==> flow/design.v <==
module Capture_Unit(clk, rst_n, wrt_smpl, triggered, TrigCfg, trig_pos, waddr, capture_done, write, armed);
	parameter 	ENTRIES = 384,	 
			LOG2 = 9;		 
	typedef enum logic [1:0] {IDLE, RUN, DONE} State;
	input clk;
	input rst_n;
	input wrt_smpl;
	input triggered;
	input [5:0] TrigCfg;
	input [15:0] trig_pos;
	output logic [LOG2-1:0] waddr;
	output logic capture_done;
	output logic write;
	output logic armed;
	State state;
	State nxtstate;
	logic run;
	logic done;
	logic [15:0] smpl_cnt;
	logic [15:0] trig_cnt;
	logic clr_waddr;
	logic inc_waddr;
	logic clr_smpl_cnt;
	logic inc_smpl_cnt;
	logic clr_trig_cnt;
	logic inc_trig_cnt;
	logic clr_armed;
	logic set_armed;
	assign run = TrigCfg[4];
	assign done = TrigCfg[5];
	always_ff @ (posedge clk, negedge rst_n) begin		 
		if(!rst_n)
			state <= IDLE;
		else
			state <= nxtstate;
	end
	always_ff @ (posedge clk, negedge rst_n) begin		 
		if(!rst_n)
			waddr <= 0;
		else if (clr_waddr)
			waddr <= 0;
		else if (inc_waddr)
			waddr <= waddr + 1;
		else
			waddr <= waddr;
	end
	always_ff @ (posedge clk, negedge rst_n) begin		 
		if(!rst_n)
			smpl_cnt <= 0;
		else if (clr_smpl_cnt)
			smpl_cnt <= 0;
		else if (inc_smpl_cnt)
			smpl_cnt <= smpl_cnt + 1;
		else
			smpl_cnt <= smpl_cnt;
	end
	always_ff @ (posedge clk, negedge rst_n) begin 		 
		if(!rst_n)
			trig_cnt <= 0;
		else if (clr_trig_cnt)
			trig_cnt <= 0;
		else if (inc_trig_cnt)
			trig_cnt <= trig_cnt + 1;
		else 
			trig_cnt <= trig_cnt;
	end
	always_ff @ (posedge clk, negedge rst_n) begin		 
		if(!rst_n)
			armed <= 0;
		else if (clr_armed)
			armed <= 0;
		else if (set_armed)
			armed <= 1;
		else 
			armed <= armed;
	end
	always_comb begin
		capture_done = 0;
		inc_smpl_cnt = 0;
		clr_smpl_cnt = 0;
		inc_trig_cnt = 0;
		clr_trig_cnt = 0;
		inc_waddr = 0;	
		clr_waddr = 0;
		clr_armed = 0;
		set_armed = 0;
		write = 0;
		nxtstate = IDLE;
		case(state)
			IDLE : begin
				if (run) begin
					clr_smpl_cnt = 1;
					clr_trig_cnt = 1;
					nxtstate = RUN;
				end
				else
					nxtstate = IDLE;
			end
			RUN : begin
				nxtstate = RUN;
				if(wrt_smpl) begin
					if(triggered & (trig_cnt == trig_pos)) begin
						capture_done = 1;
						clr_armed = 1;
						nxtstate = DONE;
					end
					else begin 
						write = 1;
						if(waddr == (ENTRIES - 1))
							clr_waddr = 1;
						else
							inc_waddr = 1;
						if (triggered) begin
							inc_trig_cnt = 1;
						end
						else begin
							inc_smpl_cnt = 1;
							if ((smpl_cnt + trig_pos) >= ENTRIES)
								set_armed = 1;
						end
					end
				end
			end
			DONE : begin
				if(done)
					nxtstate = DONE;
				else if (run) begin 
					clr_smpl_cnt = 1;
					clr_trig_cnt = 1;
					nxtstate = RUN;
				end
				else
					nxtstate = IDLE;
			end
		endcase
	end
endmodule
* Step by step through the tools: Capture_Unit
What the tools print for Capture_Unit, step after step.
Line numbers count from 1 in the design file above.
Operators carry their Yosys type and port widths (W data, S select, Z words).
Library cell names are shortened.
The mark n/a stands for no value.
- Top :: Capture_Unit
- Clock port :: clk
- Cell library :: sky130hd
- Timing corner :: tt_025C_1v80

* After elaboration
Counts by Yosys on the flattened word-level netlist (proc, flatten, opt, wreduce; memories kept). Register bits leave out memories and registers merged into their read ports (data or address). Print and check cells are left out.
- Register bits :: 44
- Bits in latches :: 0
- Bits in writable memories :: 0
- ROM bits :: 0
- Word width x clocked read ports :: 0
- Memories kept :: 0
- Input bits :: 26
- Output and inout bits :: 12
- Add/sub/neg operators :: 4
- Multiply operators :: 0
- Div/mod/pow operators :: 0
- Order comparisons :: 1
- Eq/ne operators :: 4
- Shift operators :: 0
- Muxes and demuxes :: 43
- Bitwise gates (word level) :: 1
- Reductions and logical operators :: 5
** Operators by type and width (count)
- $mux W16 :: 4
- $add A16 B1 Y16 const B :: 2
- $mux W1 :: 32
- $mux W9 :: 2
- $add A16 B16 Y17 :: 1
- $ge A17 B9 Y1 const B :: 1
- $eq A16 B16 Y1 :: 1
- $add A9 B1 Y9 const B :: 1
- $eq A9 B9 Y1 const B :: 1
- $reduce_bool A2 Y1 :: 4
- $pmux W2 S3 :: 1
- $mux W2 :: 3
- $eq A2 B1 Y1 const B :: 1
- $eq A2 B2 Y1 const B :: 1
- $logic_not A2 Y1 :: 1
- $pmux W1 S2 :: 1
- $and A1 B1 Y1 :: 1

* Depth
Longest topological path by Yosys (ltp), each cell counted once; first at word level (registers and memories cut), then after technology mapping (sequential cells cut; the memories' decode and read muxes count).
- Depth in word-level cells :: 9
- ABC_AREA :: 0
- Mapped depth :: 9

* Synthesis result
Source: synth_stat.txt of the flow (Yosys; design flattened, memories mapped). It holds for the ABC_AREA given above (unset counts as 0); a run with the other value may have another netlist.
Totals and module areas in this step are rounded.
** Cells by type
- dfrtp_1 :: count 44, area in all 1.1E+03 µm²
- xnor2_1 :: count 28, area in all 245.235 µm²
- ha_1 :: count 19, area in all 237.728 µm²
- nor2_1 :: count 40, area in all 150.144 µm²
- xor2_1 :: count 16, area in all 140.134 µm²
- o21ai_0 :: count 25, area in all 125.12 µm²
- nand2_1 :: count 27, area in all 101.347 µm²
- a21oi_1 :: count 18, area in all 90.086 µm²
- nand3_1 :: count 17, area in all 85.082 µm²
- nand4_1 :: count 12, area in all 75.072 µm²
- or3_1 :: count 8, area in all 50.048 µm²
- inv_1 :: count 11, area in all 41.29 µm²
- nor3_1 :: count 8, area in all 40.038 µm²
- and3_1 :: count 5, area in all 31.28 µm²
- nand2b_1 :: count 5, area in all 31.28 µm²
- dfstp_2 :: count 1, area in all 26.275 µm²
- a31oi_1 :: count 4, area in all 25.024 µm²
- a211oi_1 :: count 3, area in all 22.522 µm²
Other cell types: 35; their cells: 50.
- Cells in the netlist :: 341
- Cell area after synthesis :: 3100 µm²
- Area of sequential cells :: 1100 µm²
- Mapped flip-flops :: 45

* Worst setup path after synthesis
Source: OpenSTA report_checks on the synthesized netlist (no wires, ideal clock, input and output delay 20% of the period each), path of least setup slack; recovery checks are left aside. Register names are those of the netlist, which keeps one name where synthesis merged equal registers.
- Kind :: input to register
- Start :: input port trig_pos[0]
- End :: register armed
- Clock period :: 4060 ps
- External input delay :: 812 ps
- Library setup time :: 131 ps
- Time at the first pin :: 812 ps
- Data arrival time :: 2692 ps
- Required time :: 3929 ps
- Path slack :: 1236 ps
- Path delay :: 2011 ps
- Driving pins on the path :: 9
- Period reached after synthesis :: 2824 ps
"path delay" is the arrival time less input delay plus setup time.
"driving pins on the path" counts driving pins, that of a launching flip-flop among them; a cell with two outputs on the path counts twice.
"period reached after synthesis" is the clock period less the worst setup slack; recovery checks do not enter. This is arithmetic on one report: input and output delays are still those of the set period (20% each).
The rows between start and end are the longest chain of elaborated cells between them; the timing report does not say that the signal goes this way. Where chains are equally long, one stands for them.
A line is the first line of the expression or statement that the cell stems from. Yosys adds cells for indexed reads and writes and turns some case tables into memories.
At most two assigning lines are given for a register; there are more.
- Cell sequence :: ha_1 fa_1 a211oi_1 o21bai_1 a211oi_1 o221ai_1 a211o_1 a221oi_1 a31oi_1
- Cells in the longest elaborated chain :: 9
- Elaborated cells on any way between the ends :: 15
- Those cells by class :: 1 x add/sub; 1 x compare; 1 x eq/ne; 10 x mux; 1 x logic; 1 x reduce/logical
** Ends and longest elaborated chain, after synthesis
- start: declaration :: RTL line 10 : input [15:0] trig_pos;
- $add A16 B16 Y17 :: RTL line 118 : if ((smpl_cnt + trig_pos) >= ENTRIES)
- $ge A17 B9 Y1 :: RTL line 118
- $mux W1 :: RTL line 118
- $mux W1 :: RTL line 113 : if (triggered) begin
- $mux W1 :: RTL line 102 : if(triggered & (trig_cnt == trig_pos)) begin
- $mux W1 :: RTL line 101 : if(wrt_smpl) begin
- $mux W1 :: RTL line 89 : case(state)
- $mux W1 :: RTL line 72 : else if (set_armed)
- $mux W1 :: RTL line 70 : else if (clr_armed)
- end: assignment :: RTL line 69 : armed <= 0;
- end: assignment :: RTL line 75 : armed <= armed;
- end: declaration :: RTL line 14 : output logic armed;

* Worst path after layout
From the final timing report of run 1: the path of least setup slack in the routed layout; clock arrival at registers is part of the times.
The path's times are printed in steps of 10 ps; the period is the one set.
- Kind :: register to output
- Start :: register trig_cnt[7]
- End :: output port capture_done
- Clock period :: 2140 ps
- Time at the first pin :: 320 ps
- Data arrival time :: 1980 ps
- Required time :: 1710 ps
- Path slack :: -260 ps
- Driving pins on the path :: 8
The rows between start and end are the longest chain of elaborated cells between them; the timing report does not say that the signal goes this way. Where chains are equally long, one stands for them.
At most two assigning lines are given for a register; there are more.
- Cell sequence :: dfrtp_1 xnor2_1 nand4_1 nor4_4 and2_4 nand3_4 inv_2 buf_6
- Cells in the longest elaborated chain :: 5
- Elaborated cells on any way between the ends :: 5
- Those cells by class :: 1 x eq/ne; 3 x mux; 1 x logic
** Ends and longest elaborated chain, post-layout
- start: declaration :: RTL line 20 : logic [15:0] trig_cnt;
- start: assignment :: RTL line 63 : trig_cnt <= trig_cnt + 1;
- start: assignment :: RTL line 65 : trig_cnt <= trig_cnt;
- $eq A16 B16 Y1 :: RTL line 102 : if(triggered & (trig_cnt == trig_pos)) begin
- $and A1 B1 Y1 :: RTL line 102
- $mux W1 :: RTL line 102
- $mux W1 :: RTL line 101 : if(wrt_smpl) begin
- $mux W1 :: RTL line 89 : case(state)
- end: declaration :: RTL line 12 : output logic capture_done;

Ticket comment

Module Capture_Unit, platform sky130hd: 2 stored runs of the flow (Yosys, OpenROAD) with differing settings, in no particular order. Input and output delays are each 20% of the period that was set; the output load is 0.01 pF.
"period achieved" = clock period - worst setup slack. The figure is calculated, with input and output delays left at 20% of the set period.
"worst path time" = time allowed to the worst setup path (clock period - input delay - output delay, where it has them) - its slack; a late launch clock adds to it, a late capture clock takes from it.
"worst path time" is given in steps of 10 ps.
The results are shown rounded.

* Run 1
** Files
==> flow/run.sh <==
#!/bin/bash
# the make line also repeats the synthesis and layout settings of config.mk as NAME=value (left out here)
make -C /OpenROAD-flow-scripts/flow DESIGN_CONFIG=/design/flow/config.mk WORK_HOME=/design/flow/orfs CLKGATE_MAP_FILE= finish
==> flow/config.mk <==
export PLATFORM = sky130hd
export DESIGN_NAME = Capture_Unit
export DESIGN_NICKNAME = Capture_Unit
export VERILOG_FILES = /design/flow/design.v
export SDC_FILE = /design/flow/constraint.sdc
export NUM_CORES = 4
export LEC_CHECK = 0
export CAP_MARGIN = 20
export CELL_PAD_IN_SITES_DETAIL_PLACEMENT = 1
export CORE_ASPECT_RATIO = 1.24
export CORE_MARGIN = 2
export CORE_UTILIZATION = 36
export GPL_ROUTABILITY_DRIVEN = 1
export MAX_ROUTING_LAYER = met4
export PLACE_DENSITY_LB_ADDON = 0.13
export SETUP_SLACK_MARGIN = 0.19
export SLEW_MARGIN = 20
==> flow/constraint.sdc <==
create_clock -name core_clock -period 2.14 [get_ports {clk}]
set_input_delay 0.4280 -clock core_clock [delete_from_list [all_inputs] [get_ports {clk}]]
set_output_delay 0.4280 -clock core_clock [all_outputs]
set_load 0.01 [all_outputs]
** Results
- Synthesized cell area :: 3100 µm²
- Total die area :: 9200 µm²
- Std-cell area (final layout) :: 4700 µm²
- Setup slack of the worst path :: -260 ps
- Period achieved :: 2404 ps
- Worst path time :: 1980 ps
- Kind of the worst setup path :: register to output

* Run 2
** Files
==> flow/run.sh <==
#!/bin/bash
# the make line also repeats the synthesis and layout settings of config.mk as NAME=value (left out here)
make -C /OpenROAD-flow-scripts/flow DESIGN_CONFIG=/design/flow/config.mk WORK_HOME=/design/flow/orfs CLKGATE_MAP_FILE= finish
==> flow/config.mk <==
export PLATFORM = sky130hd
export DESIGN_NAME = Capture_Unit
export DESIGN_NICKNAME = Capture_Unit
export VERILOG_FILES = /design/flow/design.v
export SDC_FILE = /design/flow/constraint.sdc
export NUM_CORES = 4
export LEC_CHECK = 0
export ABC_AREA = 0
export CAP_MARGIN = 30
export CORE_MARGIN = 9
export CORE_UTILIZATION = 27
export MIN_ROUTING_LAYER = met2
export PLACE_DENSITY_LB_ADDON = 0.1
export SETUP_SLACK_MARGIN = -0.11
export SLEW_MARGIN = 20
==> flow/constraint.sdc <==
create_clock -name core_clock -period 5.25 [get_ports {clk}]
set_input_delay 1.0500 -clock core_clock [delete_from_list [all_inputs] [get_ports {clk}]]
set_output_delay 1.0500 -clock core_clock [all_outputs]
set_load 0.01 [all_outputs]
** Results
- Synthesized cell area :: 3100 µm²
- Total die area :: 15000 µm²
- Std-cell area (final layout) :: 3700 µm²
- Setup slack of the worst path :: 830 ps
- Period achieved :: 4421 ps
- Worst path time :: 2320 ps
- Kind of the worst setup path :: input to output
