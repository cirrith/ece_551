==> flow/design.v <==
module UART(clk, rst_n, TX, RX, tx_data, trmt, clr_rdy, tx_done, rx_data, rdy);
input clk;
input rst_n;
input RX;
input [7:0]tx_data;
input clr_rdy;
input trmt;
output TX;
output tx_done;
output [7:0]rx_data;
output rdy;
UART_rx rx(.clk(clk), .rst_n(rst_n), .clr_rdy(clr_rdy), .RX(RX), .cmd(rx_data), .rdy(rdy));
UART_tx tx(.clk(clk), .rst_n(rst_n), .TX(TX), .trmt(trmt), .tx_data(tx_data), .tx_done(tx_done));
endmodule
module UART_rx (clk, rst_n, clr_rdy, RX, cmd, rdy);
input clk;
input rst_n;
input clr_rdy;
input RX;
output logic rdy;
output [7:0] cmd;
logic [7:0] baud;
logic [3:0] count;
logic shift;
logic rdy_o;
logic clr_rdy_i;
logic rdy_i;
logic clr_baud;
logic clr_count;
logic count_inc;
logic baud_inc;
UART_rx_control control_dv(.clk(clk), .rst_n(rst_n), .RX(RX), .count(count), .baud(baud), .clr_baud(clr_baud), .clr_count(clr_count), .clr_rdy(clr_rdy_i), .baud_inc(baud_inc), .count_inc(count_inc), .shift(shift), .rdy(rdy_o));
UART_rx_count count_dv(.clk(clk), .rst_n(rst_n), .clr_count(clr_count), .count_inc(count_inc), .count(count));
UART_rx_baud baud_dv(.clk(clk), .rst_n(rst_n), .clr_baud(clr_baud), .baud_inc(baud_inc), .baud(baud));
UART_rx_stor stor_dv(.clk(clk), .rst_n(rst_n), .shift(shift), .data_in(RX), .data_out(cmd));
always_ff @ (posedge clk, negedge rst_n) begin	
	if(!rst_n) begin
		rdy <= 0;
	end
	else begin
		rdy <= rdy_i;
	end
end
always_comb begin
	if(clr_rdy | clr_rdy_i)
		rdy_i = 0;
	else if(rdy_o)
		rdy_i = 1;
	else
		rdy_i = rdy;
end
endmodule
module UART_rx_baud (clk, rst_n, clr_baud, baud_inc, baud);
input clk;
input rst_n;
input clr_baud;
input baud_inc;
output [7:0] baud;
logic [7:0] q;
logic [7:0] d;
assign baud = q;
always_ff @(posedge clk, negedge rst_n) begin
	if(!rst_n)
		q <= 0;
	else
		q <= d;
end
always_comb begin
	if(clr_baud)
		d = 0;
	else if(baud_inc)
		d = q + 1;
	else
		d = q;
end
endmodule 
module UART_rx_control (clk, rst_n, RX, count, baud, clr_baud, clr_count, clr_rdy, baud_inc, count_inc, shift, rdy);
typedef enum reg {IDLE, RECIEVE} state;
input clk;
input rst_n;
input RX;
input [7:0] baud;
input [3:0] count;
output logic clr_baud;
output logic clr_count;
output logic clr_rdy;
output logic rdy;
output logic baud_inc;
output logic count_inc;
output logic shift;
state q;
state d;
always_ff @ (posedge clk, negedge rst_n) begin	
	if(!rst_n)
		q <= IDLE;
	else
		q <= d;
end
always_comb begin
	clr_baud = 0;
	clr_count = 0;
	clr_rdy = 0;
	shift = 0;
	rdy = 0;
	baud_inc = 0;
	count_inc = 0;
	d = IDLE;
	case (q)
		IDLE: begin
			if(RX == 0 & rst_n) begin
				clr_baud = 1;
				clr_count = 1;
				clr_rdy = 1;
				d = RECIEVE;
			end
			else
				d = IDLE;
		end
		RECIEVE: begin
			if(count == 9) begin
				rdy = 1;
				d = IDLE;
			end
			else if(baud == 162 & count == 0) begin
				count_inc = 1;
				clr_baud = 1;
				shift = 1;
				d = RECIEVE;
			end
			else if(baud == 108 & count != 0) begin
				count_inc = 1;
				clr_baud = 1;
				shift = 1;
				d = RECIEVE;
			end
			else begin
				baud_inc = 1;
				d = RECIEVE;
			end
		end
	endcase
end
endmodule
module UART_rx_count (clk, rst_n, clr_count, count_inc, count);
input clk;
input rst_n;
input clr_count;
input count_inc;
output [3:0] count;
logic [3:0] q;
logic [3:0] d;
assign count = q;
always_ff @(posedge clk, negedge rst_n) begin
	if(!rst_n)
		q <= 0;
	else
		q <= d;
end
always_comb begin
	if(clr_count)
		d = 0;
	else if(count_inc)
		d = q + 1;
	else
		d = q;
end
endmodule 
module UART_rx_stor (clk, rst_n, shift, data_in, data_out);
input clk;
input rst_n;
input shift;
input data_in;
output [7:0]data_out;
logic [8:0] q;
logic [8:0] d;
assign data_out = q[7:0];
always_ff @ (posedge clk, negedge rst_n) begin
	if(!rst_n)
		q <= 7'h00;
	else
		q <= d;
end
always_comb begin
	if (shift)
		d = {data_in, q[8:1]};
	else 
		d = q;
end
endmodule
module UART_tx (clk, rst_n, TX, trmt, tx_data, tx_done);
input clk;
input rst_n;
input trmt;
input [7:0] tx_data;
output logic tx_done;
output TX;
logic [7:0] baud;
logic [3:0] count;
logic load;
logic shift;
logic clr_baud;
logic clr_count;
logic clr_done;
logic count_inc;
logic baud_inc;
UART_tx_control control_dv(.clk(clk), .rst_n(rst_n), .trmt(trmt), .baud(baud), .count(count), .load(load), .shift(shift), .clr_baud(clr_baud), .clr_done(clr_done), .clr_count(clr_count), .done(done), .count_inc(count_inc), .baud_inc(baud_inc));
UART_tx_stor stor_dv(.clk(clk), .rst_n(rst_n), .load(load), .shift(shift), .data_in(tx_data), .data_out(TX));
UART_tx_count count_dv(.clk(clk), .rst_n(rst_n), .clr_count(clr_count), .count_inc(count_inc), .count(count));
UART_tx_baud baud_dv(.clk(clk), .rst_n(rst_n), .clr_baud(clr_baud), .baud_inc(baud_inc), .baud(baud));
always_ff @ (posedge clk, negedge rst_n) begin
	if(!rst_n) begin
		tx_done <= 0;
	end
	else begin
		if(done)
			tx_done <= 1;
		else if(clr_done)
			tx_done <= 0;
	end
end
endmodule
module UART_tx_baud (clk, rst_n, clr_baud, baud_inc, baud);
input clk;
input rst_n;
input clr_baud;
input baud_inc;
output [7:0] baud;
logic [7:0] q;
logic [7:0] d;
assign baud = q;
always_ff @(posedge clk, negedge rst_n) begin
	if(!rst_n)
		q <= 0;
	else
		q <= d;
end
always_comb begin
	if(clr_baud)
		d = 0;
	else if(baud_inc)
		d = q + 1;
	else
		d = q;
end
endmodule 
module UART_tx_control (clk, rst_n, trmt, baud, count, load, shift, clr_baud, clr_done, clr_count, done, count_inc, baud_inc);
typedef enum reg [1:0] {IDLE, TRANS, SHIFT} state;
input clk;
input rst_n;
input trmt;
input [7:0] baud;
input [3:0] count;
output logic clr_done;
output logic clr_baud;
output logic clr_count;
output logic done;
output logic baud_inc;
output logic count_inc;
output logic load;
output logic shift;
state q;
state d;
always_ff @ (posedge clk, negedge rst_n) begin	
	if(!rst_n)
		q <= IDLE;
	else
		q <= d;
end
always_comb begin
	clr_done = 0;
	clr_baud = 0;
	clr_count = 0;
	done = 0;
	baud_inc = 0;
	count_inc = 0;
	load = 0;
	shift = 0;
	d = IDLE;
	case (q)
		IDLE: begin
			if(trmt) begin
				load = 1;
				clr_baud = 1;
				clr_count = 1;
				clr_done = 1;
				d = TRANS;
			end
			else
				d = IDLE;
		end
		TRANS: begin
			if(baud == 108) begin
				count_inc = 1;
				d = SHIFT;
			end
			else begin
				baud_inc = 1;
				d = TRANS;
			end
		end
		SHIFT: begin
			if(count == 10) begin
				done = 1;
				d = IDLE;
			end
			else begin
				shift = 1;
				clr_baud = 1;
				d = TRANS;
			end
		end
		default:
			d = IDLE;
	endcase
end
endmodule
module UART_tx_count (clk, rst_n, clr_count, count_inc, count);
input clk;
input rst_n;
input clr_count;
input count_inc;
output [3:0] count;
logic [3:0] q;
logic [3:0] d;
assign count = q;
always_ff @(posedge clk, negedge rst_n) begin
	if(!rst_n)
		q <= 0;
	else
		q <= d;
end
always_comb begin
	if(clr_count)
		d = 0;
	else if(count_inc)
		d = q + 1;
	else
		d = q;
end
endmodule 
module UART_tx_stor (clk, rst_n, load, shift, data_in, data_out);
input clk;
input rst_n;
input load;
input shift;
input [7:0] data_in;
output data_out;
logic [9:0] q;
logic [9:0] d;
assign data_out = q[0];
always_ff @ (posedge clk, negedge rst_n) begin
	if(!rst_n)
		q <= 7'hFF;
	else
		q <= d;
end
always_comb begin
	if(load)
		d = {1'b1, data_in, 1'b0};
	else if (shift)
		d = {1'b1, q[9:1]};
	else 
		d = q;
end
endmodule
module UART_wrapper(clk, rst_n, clr_cmd_rdy, RX, send_resp, resp, resp_sent, cmd_rdy, cmd, TX);
	typedef enum reg [1:0] {IDLE, STORE, READY} State;
	input clk;
	input rst_n;
	input clr_cmd_rdy;
	input RX;
	input send_resp;
	input [7:0] resp;
	output resp_sent;
	output logic cmd_rdy;
	output [15:0] cmd;
	output TX;
	logic [7:0] upper;
	logic sel;
	logic clr_rdy;
	logic [7:0] rx_data;
	logic rdy;
	State state, nxt_state;
	UART uart(.clk(clk), .rst_n(rst_n), .TX(TX), .RX(RX), .tx_data(resp), .trmt(send_resp), .clr_rdy(clr_rdy), .tx_done(resp_sent), .rx_data(rx_data), .rdy(rdy));
	assign cmd = {upper, rx_data};
	always_ff @ (posedge clk, negedge rst_n) begin  
		if(!rst_n)				 
			state <= IDLE;
		else
			state <= nxt_state;
	end
	always_ff @ (posedge clk) begin
		if(sel)					 
			upper <= rx_data;
		else
			upper <= upper;
	end
	always_comb begin
		sel = 1'b0;
		cmd_rdy = 1'b0;
		clr_rdy = 1'b0;
		nxt_state = IDLE;
		case(state)
			IDLE: begin
				if(rdy) begin
					sel = 1'b1;
					clr_rdy = 1'b1;
					nxt_state =  STORE;
				end			
			end
			STORE: begin
				if(rdy) begin
					clr_rdy = 1'b1;
					nxt_state = READY;
				end
				else
					nxt_state = STORE;
			end
			READY: begin
				if(rdy) begin
					sel = 1'b1;
					clr_rdy = 1'b1;
					nxt_state = STORE;
				end
				else if(clr_cmd_rdy) begin
					nxt_state = IDLE;
				end
				else begin
					cmd_rdy = 1'b1;
					nxt_state = READY;
				end
			end
		endcase
	end
endmodule
==> Step by step through the tools: UART_wrapper <==
The steps from the RTL of UART_wrapper to its reports follow in flow order.
Lines are those of the file above, counted from 1.
Operators carry their Yosys type and port widths (W data, S select, Z words).
{ "inputs": {"design": "UART_wrapper", "clk_port": "clk", "lib": "sky130hd", "lib_corner": "tt_025C_1v80"} }

==> Elaborated design <==
Source: Yosys, flattened and elaborated, memories not mapped. Widths are those after wreduce. Registers that Yosys merges into a memory's read port (data or address) are not register bits. Print and check cells do not count.
{ "word_totals": {"register_bits": 58, "output_inout_bits": 19, "in_bits": 13} }
{ "classes": {"add_sub_neg": 4, "muxes": 55, "eq_ne": 9, "reduce_logical": 13, "bitwise": 6} }
{ "op_table": {"columns": ["operator", "n"], "rows": [
  ["$mux W1", 32],
  ["$mux W8", 4],
  ["$mux W10", 2],
  ["$add A8 B1 Y8 const B", 2],
  ["$eq A8 B7 Y1 const B", 2],
  ["$mux W4", 4],
  ["$reduce_bool A2 Y1", 7],
  ["$pmux W1 S2", 7],
  ["$pmux W2 S3", 2],
  ["$add A4 B1 Y4 const B", 2],
  ["$eq A4 B4 Y1 const B", 2],
  ["$eq A8 B8 Y1 const B", 1],
  ["$mux W2", 4],
  ["$eq A2 B1 Y1 const B", 2],
  ["$eq A2 B2 Y1 const B", 2],
  ["$logic_not A2 Y1", 2],
  ["$logic_not A4 Y1", 1],
  ["$reduce_bool A4 Y1", 1],
  ["$and A1 B1 Y1", 3],
  ["$reduce_or A3 Y1", 1],
  ["$not A1 Y1", 2],
  ["$reduce_or A2 Y1", 1],
  ["$or A1 B1 Y1", 1]
]} }

==> Depth <==
Longest topological path by Yosys (ltp), each cell counted once; first at word level (registers and memories cut), then after technology mapping (sequential cells cut; the memories' decode and read muxes count).
{ "depth": {"word_depth": 8, "abc_area": 0, "mapped_depth": 8} }

==> Mapped cells and area <==
The flow's flattened synthesis, as Yosys stat reports it; memories are mapped. The netlist is that of the ABC_AREA named above (0 if unset); the other value can give another one.
{ "mapped": {"yosys_area_um2": 2884.0, "cell_count": 255, "sequential_area_um2": 1552.7, "ffs": 60} }
{ "by_type": {"columns": ["cell_type", "n"], "rows": [
  ["sky130_fd_sc_hd__dfrtp_1", 43],
  ["sky130_fd_sc_hd__edfxtp_1", 8],
  ["sky130_fd_sc_hd__dfstp_2", 9],
  ["sky130_fd_sc_hd__mux2i_1", 13],
  ["sky130_fd_sc_hd__ha_1", 10],
  ["sky130_fd_sc_hd__xor2_1", 10],
  ["sky130_fd_sc_hd__mux2_2", 7],
  ["sky130_fd_sc_hd__nand2_1", 21],
  ["sky130_fd_sc_hd__o21ai_0", 13],
  ["sky130_fd_sc_hd__buf_4", 8],
  ["sky130_fd_sc_hd__nor2_1", 16],
  ["sky130_fd_sc_hd__inv_1", 14],
  ["sky130_fd_sc_hd__nand4_1", 8],
  ["sky130_fd_sc_hd__mux2_4", 3],
  ["sky130_fd_sc_hd__xnor2_1", 5],
  ["sky130_fd_sc_hd__nand3_1", 8],
  ["sky130_fd_sc_hd__and3_1", 5],
  ["sky130_fd_sc_hd__nor3_1", 6]
]} }
Other cell types: 25; their cells: 48.
The figures by module come from a second, unflattened synthesis with its own total; it is not the netlist above.
{ "hier_totals": {"cells_unflattened": 239, "hier_area_um2": 2850.2} }
Each row is one instance without its submodules.
{ "modules": {"columns": ["module", "mod_area_um2", "n_cells", "instances"], "rows": [
  ["UART_tx_stor", 447.9, 39, 1],
  ["UART_rx_stor", 431.7, 27, 1],
  ["UART_rx_baud", 396.6, 37, 1],
  ["UART_tx_baud", 396.6, 37, 1],
  ["UART_wrapper", 372.9, 20, 1],
  ["UART_rx_count", 192.7, 16, 1],
  ["UART_tx_count", 192.7, 16, 1],
  ["UART_tx_control", 186.4, 19, 1],
  ["UART_rx_control", 157.7, 22, 1],
  ["UART_rx", 38.8, 3, 1],
  ["UART_tx", 36.3, 3, 1],
  ["UART", 0.0, 0, 1]
]} }

==> Timing after synthesis <==
Path of least setup slack by OpenSTA after synthesis, without wires, with an ideal clock, recovery checks aside; 20% of the period is set as input and as output delay. Where synthesis merged equal registers, the netlist keeps one of their names.
{ "synth_path": {"path_type": "register -> register", "from": "register uart.rx.count_dv.q[0]", "to": "register uart.rx.count_dv.q[1]", "required_time_ps": 2495, "stages": 8, "t_arrival_ps": 2039, "slack_ps": 456, "period_ps": 2620, "t_first_pin_ps": 0, "path_buffers": 1, "path_delay_ps": 2164, "synth_period_reached_ps": 2164} }
"path_delay_ps" is the arrival time less input delay plus setup time.
"stages" counts driving pins, that of a launching flip-flop among them; a cell with two outputs on the path counts twice.
"synth_period_reached_ps" = period - worst setup slack (recovery checks aside). The figure is calculated, with input and output delays left at 20% of the set period.
Between the ends stands the longest chain of elaborated cells between them, by number of cells; it is not shown to be the way that was timed. Of several equally long chains one is given.
A line is the first line of the expression or statement that the cell stems from. Yosys adds cells for indexed reads and writes and turns some case tables into memories.
{ "synth_via": {"cell_sequence": "sky130_fd_sc_hd__dfrtp_1 sky130_fd_sc_hd__inv_1 sky130_fd_sc_hd__ha_1 sky130_fd_sc_hd__nor3b_1 sky130_fd_sc_hd__or4_4 sky130_fd_sc_hd__a21oi_4 sky130_fd_sc_hd__buf_8 sky130_fd_sc_hd__mux2_4", "elab_chain_cells": 8, "cone_cells": 13, "cone_lines": 7, "cone_classes": "1 x add/sub; 1 x eq/ne; 6 x mux; 2 x logic; 3 x reduce/logical"} }
{ "synth_lines": {"columns": ["element", "line_no", "text"], "rows": [
  ["from (decl)", 150, "logic [3:0] q;"],
  ["from (assign)", 155, "q <= 0;"],
  ["from (assign)", 157, "q <= d;"],
  ["$reduce_bool A4 Y1", 130, "else if(baud == 108 & count != 0) begin"],
  ["$and A1 B1 Y1", 130, null],
  ["$mux W1", 130, null],
  ["$mux W1", 124, "else if(baud == 162 & count == 0) begin"],
  ["$mux W1", 120, "if(count == 9) begin"],
  ["$pmux W1 S2", 108, "case (q)"],
  ["$mux W4", 162, "else if(count_inc)"],
  ["$mux W4", 160, "if(clr_count)"],
  ["to (assign)", 155, null],
  ["to (assign)", 157, null],
  ["to (decl)", 150, null]
]} }

==> Path in the finished layout <==
From the final timing report of run A: the path of least setup slack in the routed layout; clock arrival at registers is part of the times.
The report prints the path's times to 10 ps; the period is as set.
{ "layout_path": {"path_type": "register -> register", "from": "register uart.rx.count_dv.q[1]", "to": "register uart.rx.stor_dv.q[3]", "stages": 8, "t_first_pin_ps": 340, "path_buffers": 1, "t_arrival_ps": 2280, "slack_ps": 10, "required_time_ps": 2290, "period_ps": 2070} }
Between the ends stands the longest chain of elaborated cells between them, by number of cells; it is not shown to be the way that was timed. Of several equally long chains one is given.
{ "layout_via": {"cell_sequence": "sky130_fd_sc_hd__dfrtp_1 sky130_fd_sc_hd__inv_2 sky130_fd_sc_hd__ha_4 sky130_fd_sc_hd__nor3b_4 sky130_fd_sc_hd__or4_4 sky130_fd_sc_hd__a21oi_4 sky130_fd_sc_hd__buf_12 sky130_fd_sc_hd__mux2_2", "elab_chain_cells": 6, "cone_cells": 9, "cone_lines": 4, "cone_classes": "1 x eq/ne; 4 x mux; 2 x logic; 2 x reduce/logical"} }
{ "layout_lines": {"columns": ["element", "line_no", "text"], "rows": [
  ["from (decl)", 150, "logic [3:0] q;"],
  ["from (assign)", 155, "q <= 0;"],
  ["from (assign)", 157, "q <= d;"],
  ["$reduce_bool A4 Y1", 130, "else if(baud == 108 & count != 0) begin"],
  ["$and A1 B1 Y1", 130, null],
  ["$mux W1", 130, null],
  ["$mux W1", 124, "else if(baud == 162 & count == 0) begin"],
  ["$mux W1", 120, "if(count == 9) begin"],
  ["$pmux W1 S2", 108, "case (q)"],
  ["to (assign)", 179, "q <= 7'h00;"],
  ["to (assign)", 181, "q <= d;"],
  ["to (decl)", 174, "logic [8:0] q;"]
]} }

Settings and measured results of 2 stored flow runs for module UART_wrapper (sky130hd), not sorted in any way. The constraints put input and output delay at 20% of the set period each and load the outputs with 0.01 pF.
By "achieved_period_ps" is meant the clock period of the run minus its worst setup slack. This is arithmetic on one report: input and output delays are still those of the set period (20% each).
"worst_setup_path_time_ps" means the part of the period allowed to the worst setup path (the constraints hold back 20% at inputs and 20% at outputs) less its slack; where the path has registers, the arrival times of their clocks count too.
"final_power_uw": no workload was simulated; the value follows from the tool's default switching activity.
"worst_setup_path_time_ps" is given in steps of 10 ps.
[
  {
    "run": "run A",
    "settings": { "period_ns": 2.07, "CORE_UTILIZATION": 69, "PLACE_DENSITY_LB_ADDON": 0.0, "CORE_ASPECT_RATIO": 0.59, "CORE_MARGIN": 10, "TNS_END_PERCENT": 75, "GPL_ROUTABILITY_DRIVEN": 0, "SLEW_MARGIN": 20, "MIN_ROUTING_LAYER": "met1", "CAP_MARGIN": 20 },
    "results": { "worst_setup_slack_ps": 9, "die_um2": 7256.5, "worst_setup_path_time_ps": 2060, "worst_setup_path_type": "register -> register", "yosys.chip_area_um2": 2884.0, "achieved_period_ps": 2061, "final_power_uw": 3586, "finalUtil_frac": 0.918, "total_negative_slack_ps": 0, "cell_area_final_um2": 3553.4 }
  },
  {
    "run": "run B",
    "settings": { "period_ns": 2.11, "CORE_UTILIZATION": 33, "SETUP_SLACK_MARGIN": 0.61, "PLACE_DENSITY": 0.92, "CORE_ASPECT_RATIO": 1.93, "CORE_MARGIN": 7, "CELL_PAD_IN_SITES_DETAIL_PLACEMENT": 2, "GPL_TIMING_DRIVEN": 1, "CTS_CLUSTER_DIAMETER": 338, "CAP_MARGIN": 30, "MIN_ROUTING_LAYER": "met1", "SLEW_MARGIN": 20 },
    "results": { "achieved_period_ps": 2290, "final_power_uw": 4856, "total_negative_slack_ps": -1623, "die_um2": 11695.2, "finalUtil_frac": 0.519, "cell_area_final_um2": 4428.0, "worst_setup_slack_ps": -180, "worst_setup_path_time_ps": 2290, "worst_setup_path_type": "register -> register", "yosys.chip_area_um2": 2884.0 }
  }
]
